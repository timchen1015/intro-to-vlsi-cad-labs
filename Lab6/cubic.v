==> flow/design.v <==
module cubic (
    output reg Img_CEN,
    output reg [13:0] Img_A,
    output reg Result_CEN,
    output reg Result_WEN,
    output reg [7:0]Result_D,
    output reg [13:0] Result_A,
	output reg done,
    input clk,
    input rst,
    input enable,
    input [7:0] x0,
    input [7:0] y0,
    input [7:0] original_w,
    input [7:0] original_h,
    input [7:0] scaled_w,
    input [7:0] scaled_h,
    input [7:0]Img_Q,
	input [7:0]Result_Q
);
parameter [2:0] START = 3'd0, IDLE = 3'd1, CHECK_CALC = 3'd2, GET_DATA = 3'd3, X_IN = 3'd4, WRITE_DATA = 3'd5, NO_CALC = 3'd6, DONE = 3'd7;
reg data_ready;
reg [2:0] state, nextstate;
reg [7:0]x, RAM_X_ctn, X_p0;
reg [7:0]y;
reg [2:0]interval_cnt;
reg [7:0]fill_data;
reg [2:0] X_in_ctn;
reg [2:0]get_data_ctn;
reg signed[29:0] temp_fill_data;                               
reg signed [17:0]X_in_val, x_square;                           
reg signed [35:0]temp_x_square;                                
reg signed [9:0] p_1, p0, p1, p2;                              
wire signed [11:0] a, b, c, d;                                 
wire signed [27:0] shift_d;
assign a = -(p_1 >> 1) + p0 + (p0 >> 1) - p1 - (p1 >> 1) + (p2 >> 1);         
assign b = p_1 - (p0 << 1) - (p0 >> 1) + (p1 << 1) - (p2 >> 1);               
assign c = - (p_1 >> 1) + (p1 >> 1);                                          
assign d = p0;                                                                
assign shift_d = d << 16;
always @(posedge clk) begin
    if(rst) begin
        state <= START;
    end else begin
        state <= nextstate;
    end
end
always @(*) begin
    case(state) 
        START: begin
            if(enable) nextstate = IDLE;
            else nextstate = START;
        end
        IDLE: begin
            if(y == 8'd30) nextstate = DONE;
            else nextstate = CHECK_CALC;
        end
        CHECK_CALC: begin
            if(interval_cnt == 3'd0) nextstate = NO_CALC;
            else nextstate = GET_DATA;
        end
        GET_DATA: begin
            if(get_data_ctn == 3'd4) nextstate = X_IN;
            else nextstate = GET_DATA;
        end
        X_IN: begin
            if(X_in_ctn == 3'd5) nextstate = WRITE_DATA;
            else nextstate = X_IN;
        end
        NO_CALC : begin
            if(data_ready) nextstate = WRITE_DATA;
            else nextstate = NO_CALC;
        end
        WRITE_DATA: nextstate = IDLE;
        DONE: nextstate = DONE; 
    endcase
end
always @(*) begin
    if(state == X_IN) begin
        case(interval_cnt)
            3'd1: X_in_val = 18'b000110011001100110;                   
            3'd2: X_in_val = 18'b001100110011001100;                   
            3'd3: X_in_val = 18'b000011001100110011;                   
            3'd4: X_in_val = 18'b001001100110011001;                   
            default: X_in_val = 18'd0;
        endcase
    end
    else X_in_val = 18'd0;
end
always @(posedge clk) begin
    if(rst) begin
        x <= 8'd0;
        y <= 8'd0;
        interval_cnt <= 3'd0;
        RAM_X_ctn <= 8'd2;
        X_p0 <= 8'd0;
        Img_CEN <= 1'b1;
        p_1 <= 10'd0;
        p0 <= 10'd0;
        p1 <= 10'd0;
        p2 <= 10'd0;
        Img_A <= 14'd0;
        X_in_ctn <= 3'd0;
        temp_x_square <= 36'd0;
        temp_fill_data <= 30'd0;
        fill_data <= 8'd0;
        get_data_ctn <= 3'd0;
        data_ready <= 1'b0;
        Result_D <= 8'd0;
        Result_WEN <= 1'b1;
        Result_CEN <= 1'b1; 
	done <= 1'b0;
    end
    begin
        case(state)
            IDLE: begin
                Result_WEN <= 1'b1;                  
                Img_CEN <= 1'b1;                     
            end
            CHECK_CALC: begin
                Img_CEN <= 1'b0;
                case(interval_cnt) 
                    3'd0: begin
                        if(RAM_X_ctn >= 8'd25) RAM_X_ctn <= 8'd2;
                        Img_A <=  (y << 4) + (y << 3) + (y << 2) + y + RAM_X_ctn;
                        X_p0 <= RAM_X_ctn;
                    end
                    3'd1: begin
                        Img_A <=  (y << 4) + (y << 3) + (y << 2) + y + RAM_X_ctn;
                        X_p0 <= RAM_X_ctn;
                    end
                    3'd2: begin
                        RAM_X_ctn <= RAM_X_ctn + 8'd1;
                        X_p0 <= RAM_X_ctn;
                        Img_A <=  (y << 4) + (y << 3) + (y << 2) + y + RAM_X_ctn;
                    end
                    3'd3: begin
                        X_p0 <= RAM_X_ctn;
                        Img_A <=  (y << 4) + (y << 3) + (y << 2) + y + RAM_X_ctn;
                    end
                    3'd4: begin
                        RAM_X_ctn <= RAM_X_ctn + 8'd1;
                        X_p0 <= RAM_X_ctn;
                        Img_A <=  (y  << 4) + (y << 3) + (y << 2) + y + RAM_X_ctn;
                    end
                endcase
            end
            GET_DATA: begin
                case(get_data_ctn)
                    3'd0: begin
                        Img_A <=  (y << 4) + (y << 3) + (y << 2) + y + (X_p0 - 1);
                    end
                    3'd1: begin
                        p0 <= {1'd0, Img_Q, 1'd0};
                        Img_A <=  (y << 4) + (y << 3) + (y << 2) + y + (X_p0 + 1);
                    end
                    3'd2: begin
                        p_1 <= {1'd0, Img_Q, 1'd0};
                        Img_A <=  (y << 4) + (y << 3) + (y << 2) + y + (X_p0 + 2);
                    end
                    3'd3: begin
                        p1 <= {1'd0, Img_Q, 1'd0};
                    end
                    3'd4: begin
                        p2 <= {1'd0, Img_Q, 1'd0};
                    end
                endcase
                if(get_data_ctn == 3'd4) get_data_ctn <= 3'd0;
                else get_data_ctn <= get_data_ctn + 3'd1; 
            end
            X_IN: begin
                case(X_in_ctn)
                    3'd0: begin
                        temp_x_square <= X_in_val * X_in_val;
                        temp_fill_data <= 30'd0;            
                    end
                    3'd1: begin
                        x_square <= {temp_x_square[35], temp_x_square[32], temp_x_square[31:16]};
                        temp_fill_data <= temp_fill_data + shift_d;
                    end
                    3'd2: begin
                        temp_x_square <= x_square * X_in_val;
                        temp_fill_data <= temp_fill_data + (c * X_in_val); 
                    end
                    3'd3:begin
                        temp_fill_data <= temp_fill_data + (b * x_square);
                        x_square <= {temp_x_square[35], temp_x_square[32], temp_x_square[31:16]};
                    end
                    3'd4: begin
                        temp_fill_data <= temp_fill_data + (a * x_square);
                    end
                    3'd5: begin
                        if(temp_fill_data[29] == 1'd1) fill_data <= 8'd0;                                       
                        else if(temp_fill_data[28:17] >= 12'd255) fill_data <= 8'd255;                           
                        else if(temp_fill_data[16] == 1'd1) fill_data <= temp_fill_data[24:17] + 8'd1;          
                        else fill_data <= temp_fill_data[24:17];
                        Result_A <= (y  << 5) + (y << 4) + (y << 3) + (y << 2) + y + x;                          
                        Result_WEN <= 1'b0;              
                        Result_CEN <= 1'b1;              
                        end
		    default: begin			 
			temp_fill_data <= 30'd0; 	
			end
                endcase
                if(X_in_ctn == 3'd5) X_in_ctn <= 3'd0;
                else X_in_ctn <= X_in_ctn + 3'd1;
            end
            NO_CALC: begin
                if(!data_ready) begin
                    data_ready <= 1'b1;
                    Result_A <= (y  << 5) + (y << 4) + (y << 3) + (y << 2) + y + x;              
                end
                else begin
                    data_ready <= 1'b0;
                    fill_data <= Img_Q;
                end
            end
            WRITE_DATA : begin
                Result_D <= fill_data;
                Result_WEN <= 1'b0;              
                Result_CEN <= 1'b0;              
                if(x == 8'd60)  begin
                    x <= 8'd0;
                    y <= y + 8'd1;
                end
                else  x <= x + 8'd1;
                if(interval_cnt == 3'd4 || x == 8'd60) interval_cnt <= 3'd0;
                else interval_cnt <= interval_cnt + 3'd1;
            end
	    DONE: begin
	    	done <= 1'b1;
	    end
        endcase
    end
end
endmodule
## Reports on cubic

What the tools print for cubic, step after step.
Line numbers count from 1 in the design file above.
The mark n/a stands for no value.

| set-up | value |
|---|---|
| top module | cubic |
| clock port | clk |
| library | sky130hd |
| corner | tt_025C_1v80 |

## Elaborated design

Yosys after proc, flatten, opt, wreduce and memory -nomap, before mapping. Memory bits, and registers merged into a memory's read port (data or address), are not among the register bits. Print and check cells are not counted.

| cells by class | value |
|---|---|
| order comparisons | 2 |
| $mul | 5 |
| mux-type cells | 73 |
| add/sub/neg operators | 40 |
| equality and inequality tests | 24 |
| reduce/logical cells | 16 |

Operator list:

| cell | number |
|---|---|
| 18-bit by 18-bit multiplier with 36-bit output | 2 |
| 12-bit by 18-bit multiplier with 30-bit output | 3 |
| 8-bit 2-to-1 mux | 19 |
| 30-bit parallel mux with 5-bit select | 1 |
| 10-bit 2-to-1 mux | 12 |
| 30-bit adder | 3 |
| 36-bit parallel mux with 2-bit select | 1 |
| 36-bit 2-to-1 mux | 2 |
| 14-bit by 8-bit adder with 14-bit output | 5 |
| 16-bit parallel mux with 4-bit select | 1 |
| 30-bit 2-to-1 mux | 2 |
| 14-bit parallel mux with 2-bit select | 2 |
| 14-bit 2-to-1 mux | 4 |
| 14-bit parallel mux with 3-bit select | 1 |
| 12-bit adder | 3 |
| 12-bit subtractor | 3 |
| 8-bit by 1-bit adder with 8-bit output (second input constant) | 4 |
| 8-bit parallel mux with 2-bit select | 2 |
| 30-bit by 26-bit adder with 30-bit output | 1 |
| 3-bit 2-to-1 mux | 10 |
| 13-bit by 10-bit adder with 14-bit output | 2 |
| 14-bit by 9-bit adder with 14-bit output | 2 |
| 12-bit by 11-bit adder with 13-bit output | 2 |
| 3-bit by 2-bit == test with 1-bit output (second input constant) | 8 |
| 3-bit == test (second input constant) | 8 |
| 3-bit parallel mux with 8-bit select | 1 |
| 16-bit 2-to-1 mux | 1 |
| 13-bit by 12-bit adder with 14-bit output | 1 |

Other operator kinds: 30; their cells: 54.

| bit counts | value |
|---|---|
| output and inout port bits | 40 |
| elaborated cells | 184 |
| flip-flop bits (word level) | 217 |
| input bits | 67 |

## Longest topological paths

Longest topological path by Yosys (ltp), each cell counted once; first at word level (registers and memories cut), then after technology mapping (sequential cells cut; the memories' decode and read muxes count).

| logic depth | value |
|---|---|
| word-level depth | 10 |
| ABC_AREA | 0 |
| gate-level depth with buffers | 42 |
| gate-level depth less buffers | 42 |

## Mapped cells and area

Source: synth_stat.txt of the flow (Yosys; design flattened, memories mapped). It holds for the ABC_AREA given above (unset counts as 0); a run with the other value may have another netlist.
The area totals of this step are shown rounded.

Cell types:

| cell type | number | area in all (um^2) |
|---|---|---|
| sky130_fd_sc_hd__fa_1 | 1069 | 2.14E+04 |
| sky130_fd_sc_hd__ha_1 | 591 | 7.39E+03 |
| sky130_fd_sc_hd__inv_1 | 1366 | 5.13E+03 |
| sky130_fd_sc_hd__dfxtp_1 | 128 | 2.56E+03 |
| sky130_fd_sc_hd__edfxtp_1 | 75 | 2252.16 |
| sky130_fd_sc_hd__nand2_1 | 539 | 2023.19 |
| sky130_fd_sc_hd__xnor2_1 | 172 | 1.51E+03 |
| sky130_fd_sc_hd__and2_1 | 164 | 1.03E+03 |
| sky130_fd_sc_hd__a21oi_1 | 185 | 925.888 |
| sky130_fd_sc_hd__o21ai_0 | 152 | 760.73 |
| sky130_fd_sc_hd__nor2_1 | 201 | 754.474 |
| sky130_fd_sc_hd__xor2_1 | 77 | 674.397 |
| sky130_fd_sc_hd__clkbuf_1 | 157 | 589.315 |
| sky130_fd_sc_hd__a21o_1 | 58 | 435.418 |
| sky130_fd_sc_hd__o31ai_1 | 49 | 367.853 |
| sky130_fd_sc_hd__nand3_1 | 64 | 320.307 |
| sky130_fd_sc_hd__nor3_1 | 49 | 245.235 |
| sky130_fd_sc_hd__nand2b_1 | 38 | 237.728 |

Other cell types: 64; their cells: 466.

| mapped netlist | value |
|---|---|
| flip-flop cells | 203 |
| buffers | 163 |
| sequential area | 4815 um^2 |
| cell count | 5600 |
| chip area (Yosys) | 52170 um^2 |

## Timing after synthesis

OpenSTA on the mapped netlist: ideal clock, no wires. The path of least setup slack (recovery checks aside). Input and output delay are each 20% of the period. Register names are those of the netlist, which keeps one name where synthesis merged equal registers.

| timing after synthesis | value |
|---|---|
| path type | register to register |
| start point | register p_1[1] |
| end point | register temp_fill_data[27] |
| data required time | 12.578 ns |
| launch time at the first pin | 0.000 ns |
| arrival | 9.788 ns |
| path delay | 9.910 ns |
| library setup time | 0.122 ns |
| stages on the path | 40 |
| path slack | 2.790 ns |
| clock period | 12.7 ns |
| path buffers | 0 |
| period reached after synthesis | 9.91 ns |

"path delay" is the arrival time less input delay plus setup time.
"stages on the path": output pins that drive a net of the path, with the launching flip-flop's if there is one; two outputs of one cell count as two.
"period reached after synthesis" = period - worst setup slack (recovery checks aside). The figure is calculated, with input and output delays left at 20% of the set period.
Between the ends stands the longest chain of elaborated cells between them, by number of cells; it is not shown to be the way that was timed. Of several equally long chains one is given.
Each line given opens the expression or statement behind the cell; cells for indexed reads and writes are added by Yosys, which also makes memories of some case tables.
At most two assigning lines are given for a register; there are more.

| on the way, after synthesis | value |
|---|---|
| path through | sky130_fd_sc_hd__dfxtp_1 sky130_fd_sc_hd__inv_1 sky130_fd_sc_hd__ha_1 sky130_fd_sc_hd__inv_1 sky130_fd_sc_hd__fa_1 sky130_fd_sc_hd__inv_1 sky130_fd_sc_hd__fa_1 sky130_fd_sc_hd__inv_1 sky130_fd_sc_hd__fa_1 sky130_fd_sc_hd__inv_1 sky130_fd_sc_hd__ha_1 sky130_fd_sc_hd__fa_1 sky130_fd_sc_hd__a21oi_1 sky130_fd_sc_hd__nor2_1 sky130_fd_sc_hd__nor2_1 sky130_fd_sc_hd__o21bai_1 sky130_fd_sc_hd__a21oi_1 sky130_fd_sc_hd__o21bai_1 [... 4 more ...] sky130_fd_sc_hd__fa_1 sky130_fd_sc_hd__fa_1 sky130_fd_sc_hd__inv_1 sky130_fd_sc_hd__fa_1 sky130_fd_sc_hd__fa_1 sky130_fd_sc_hd__fa_1 sky130_fd_sc_hd__fa_1 sky130_fd_sc_hd__ha_1 sky130_fd_sc_hd__a21oi_1 sky130_fd_sc_hd__o21ai_0 sky130_fd_sc_hd__a41o_2 sky130_fd_sc_hd__o2bb2ai_2 sky130_fd_sc_hd__a221o_2 sky130_fd_sc_hd__a311oi_2 sky130_fd_sc_hd__xnor2_1 sky130_fd_sc_hd__a222oi_1 sky130_fd_sc_hd__o21ai_1 sky130_fd_sc_hd__a221o_1 |
| cells in the longest elaborated chain | 10 |
| elaborated cells between the ends (all ways) | 19 |
| those cells by class | add/sub (14); mul (3); mux (2) |

RTL lines, path after synthesis:

| element | line | source |
|---|---|---|
| start, declared | 33 | `reg signed [9:0] p_1, p0, p1, p2;` |
| start, assigned | 98 | `p_1 <= 10'd0;` |
| start, assigned | 158 | `p_1 <= {1'd0, Img_Q, 1'd0};` |
| 11-bit negation with 12-bit output | 36 | `assign a = -(p_1 >> 1) + p0 + (p0 >> 1) - p1 - (p1 >> 1) + (p2 >> 1);` |
| 12-bit by 10-bit adder with 12-bit output | 36 |  |
| 12-bit adder | 36 |  |
| 12-bit by 10-bit subtractor with 12-bit output | 36 |  |
| 12-bit subtractor | 36 |  |
| 12-bit adder | 36 |  |
| 12-bit by 18-bit multiplier with 30-bit output | 190 | `temp_fill_data <= temp_fill_data + (a * x_square);` |
| 30-bit adder | 190 |  |
| 30-bit parallel mux with 5-bit select | 172 | `case(X_in_ctn)` |
| 30-bit 2-to-1 mux | 115 | `case(state)` |
| end, assigned | 179 | `temp_fill_data <= temp_fill_data + shift_d;` |
| end, assigned | 183 | `temp_fill_data <= temp_fill_data + (c * X_in_val);` |
| end, declared | 30 | `reg signed[29:0] temp_fill_data;` |

## Worst path after layout

From the final timing report of job 1: the path of least setup slack in the routed layout; clock arrival at registers is part of the times.

| timing after layout | value |
|---|---|
| path type | register to register |
| start point | register p_1[1] |
| end point | register temp_fill_data[27] |
| library setup time | 0.11 ns |
| arrival | 10.24 ns |
| clock period | 6.83 ns |
| data required time | 7.27 ns |
| path buffers | 0 |
| path slack | -2.97 ns |
| launch time at the first pin | 0.55 ns |
| stages on the path | 40 |

Between the ends stands the longest chain of elaborated cells between them, by number of cells; it is not shown to be the way that was timed. Of several equally long chains one is given.
At most two assigning lines are given for a register; there are more.

| on the way, after layout | value |
|---|---|
| path through | sky130_fd_sc_hd__dfxtp_4 sky130_fd_sc_hd__inv_4 sky130_fd_sc_hd__ha_4 sky130_fd_sc_hd__inv_2 sky130_fd_sc_hd__fa_1 sky130_fd_sc_hd__inv_2 sky130_fd_sc_hd__fa_1 sky130_fd_sc_hd__inv_1 sky130_fd_sc_hd__fa_1 sky130_fd_sc_hd__inv_1 sky130_fd_sc_hd__ha_2 sky130_fd_sc_hd__fa_2 sky130_fd_sc_hd__a21oi_2 sky130_fd_sc_hd__nor2_1 sky130_fd_sc_hd__nor2_1 sky130_fd_sc_hd__o21bai_1 sky130_fd_sc_hd__a21oi_2 sky130_fd_sc_hd__o21bai_1 [... 4 more ...] sky130_fd_sc_hd__fa_2 sky130_fd_sc_hd__fa_1 sky130_fd_sc_hd__inv_2 sky130_fd_sc_hd__fa_1 sky130_fd_sc_hd__fa_1 sky130_fd_sc_hd__fa_1 sky130_fd_sc_hd__fa_1 sky130_fd_sc_hd__ha_4 sky130_fd_sc_hd__a21oi_2 sky130_fd_sc_hd__o21ai_1 sky130_fd_sc_hd__a41o_2 sky130_fd_sc_hd__o2bb2ai_4 sky130_fd_sc_hd__a221o_2 sky130_fd_sc_hd__a311oi_4 sky130_fd_sc_hd__xnor2_1 sky130_fd_sc_hd__a222oi_1 sky130_fd_sc_hd__o21ai_1 sky130_fd_sc_hd__a221o_1 |
| cells in the longest elaborated chain | 10 |
| elaborated cells between the ends (all ways) | 19 |
| those cells by class | add/sub (14); mul (3); mux (2) |

RTL lines, path after layout:

| element | line | source |
|---|---|---|
| start, declared | 33 | `reg signed [9:0] p_1, p0, p1, p2;` |
| start, assigned | 98 | `p_1 <= 10'd0;` |
| start, assigned | 158 | `p_1 <= {1'd0, Img_Q, 1'd0};` |
| 11-bit negation with 12-bit output | 36 | `assign a = -(p_1 >> 1) + p0 + (p0 >> 1) - p1 - (p1 >> 1) + (p2 >> 1);` |
| 12-bit by 10-bit adder with 12-bit output | 36 |  |
| 12-bit adder | 36 |  |
| 12-bit by 10-bit subtractor with 12-bit output | 36 |  |
| 12-bit subtractor | 36 |  |
| 12-bit adder | 36 |  |
| 12-bit by 18-bit multiplier with 30-bit output | 190 | `temp_fill_data <= temp_fill_data + (a * x_square);` |
| 30-bit adder | 190 |  |
| 30-bit parallel mux with 5-bit select | 172 | `case(X_in_ctn)` |
| 30-bit 2-to-1 mux | 115 | `case(state)` |
| end, assigned | 179 | `temp_fill_data <= temp_fill_data + shift_d;` |
| end, assigned | 183 | `temp_fill_data <= temp_fill_data + (c * X_in_val);` |
| end, declared | 30 | `reg signed[29:0] temp_fill_data;` |

Appendix: measured runs

Measured results for cubic: 2 stored runs of the Yosys and OpenROAD flow on sky130hd. The settings differ; the order carries no meaning. The constraints put input and output delay at 20% of the set period each and load the outputs with 0.01 pF.
By "period reached" is meant the clock period of the run minus its worst setup slack. This is arithmetic on one report: input and output delays are still those of the set period (20% each).
"time of the worst setup path" is the time allowed to the run's worst setup path (the clock period less input and output delay, where it has them) less its slack. Clock arrival times count: a late capture clock shortens it, a late launch clock lengthens it.
The results are shown rounded.
A setting shown as - is not set for that run.
Among the results, - means that no value is shown for the run.

| run | period_ns | CORE_UTILIZATION | PLACE_DENSITY_LB_ADDON | CORE_MARGIN | TNS_END_PERCENT | ABC_AREA | CTS_CLUSTER_SIZE | CAP_MARGIN | MAX_ROUTING_LAYER | SLEW_MARGIN | CELL_PAD_IN_SITES_GLOBAL_PLACEMENT | overall die area (um^2) | time of the worst setup path (ns) | critical path type | sum of negative setup slack (ns) | standard-cell area of the final layout (um^2) | period reached (ns) | worst setup slack after layout (ns) | utilization of the finished layout (%) | mapped cell area after synthesis (um^2) | lowest hold slack (ns) |
|---|---|---|---|---|---|---|---|---|---|---|---|---|---|---|---|---|---|---|---|---|---|
| job 1 | 6.83 | 69 | 0.03 | 8 | 65 | 0 | 47 | 0 | met5 | 20 | - | 84660 | 9.80 | register to register | -61.22 | 62680 | 9.798 | -2.968 | 83.1 | 52170 | 0.434 |
| job 2 | 12.3 | 68 | 0.03 | 2 | - | - | - | 10 | met5 | 25 | 2 | - | - | - | - | - | - | - | - | - | - |

Job 2: not finished: placement ended with error FLW-0024
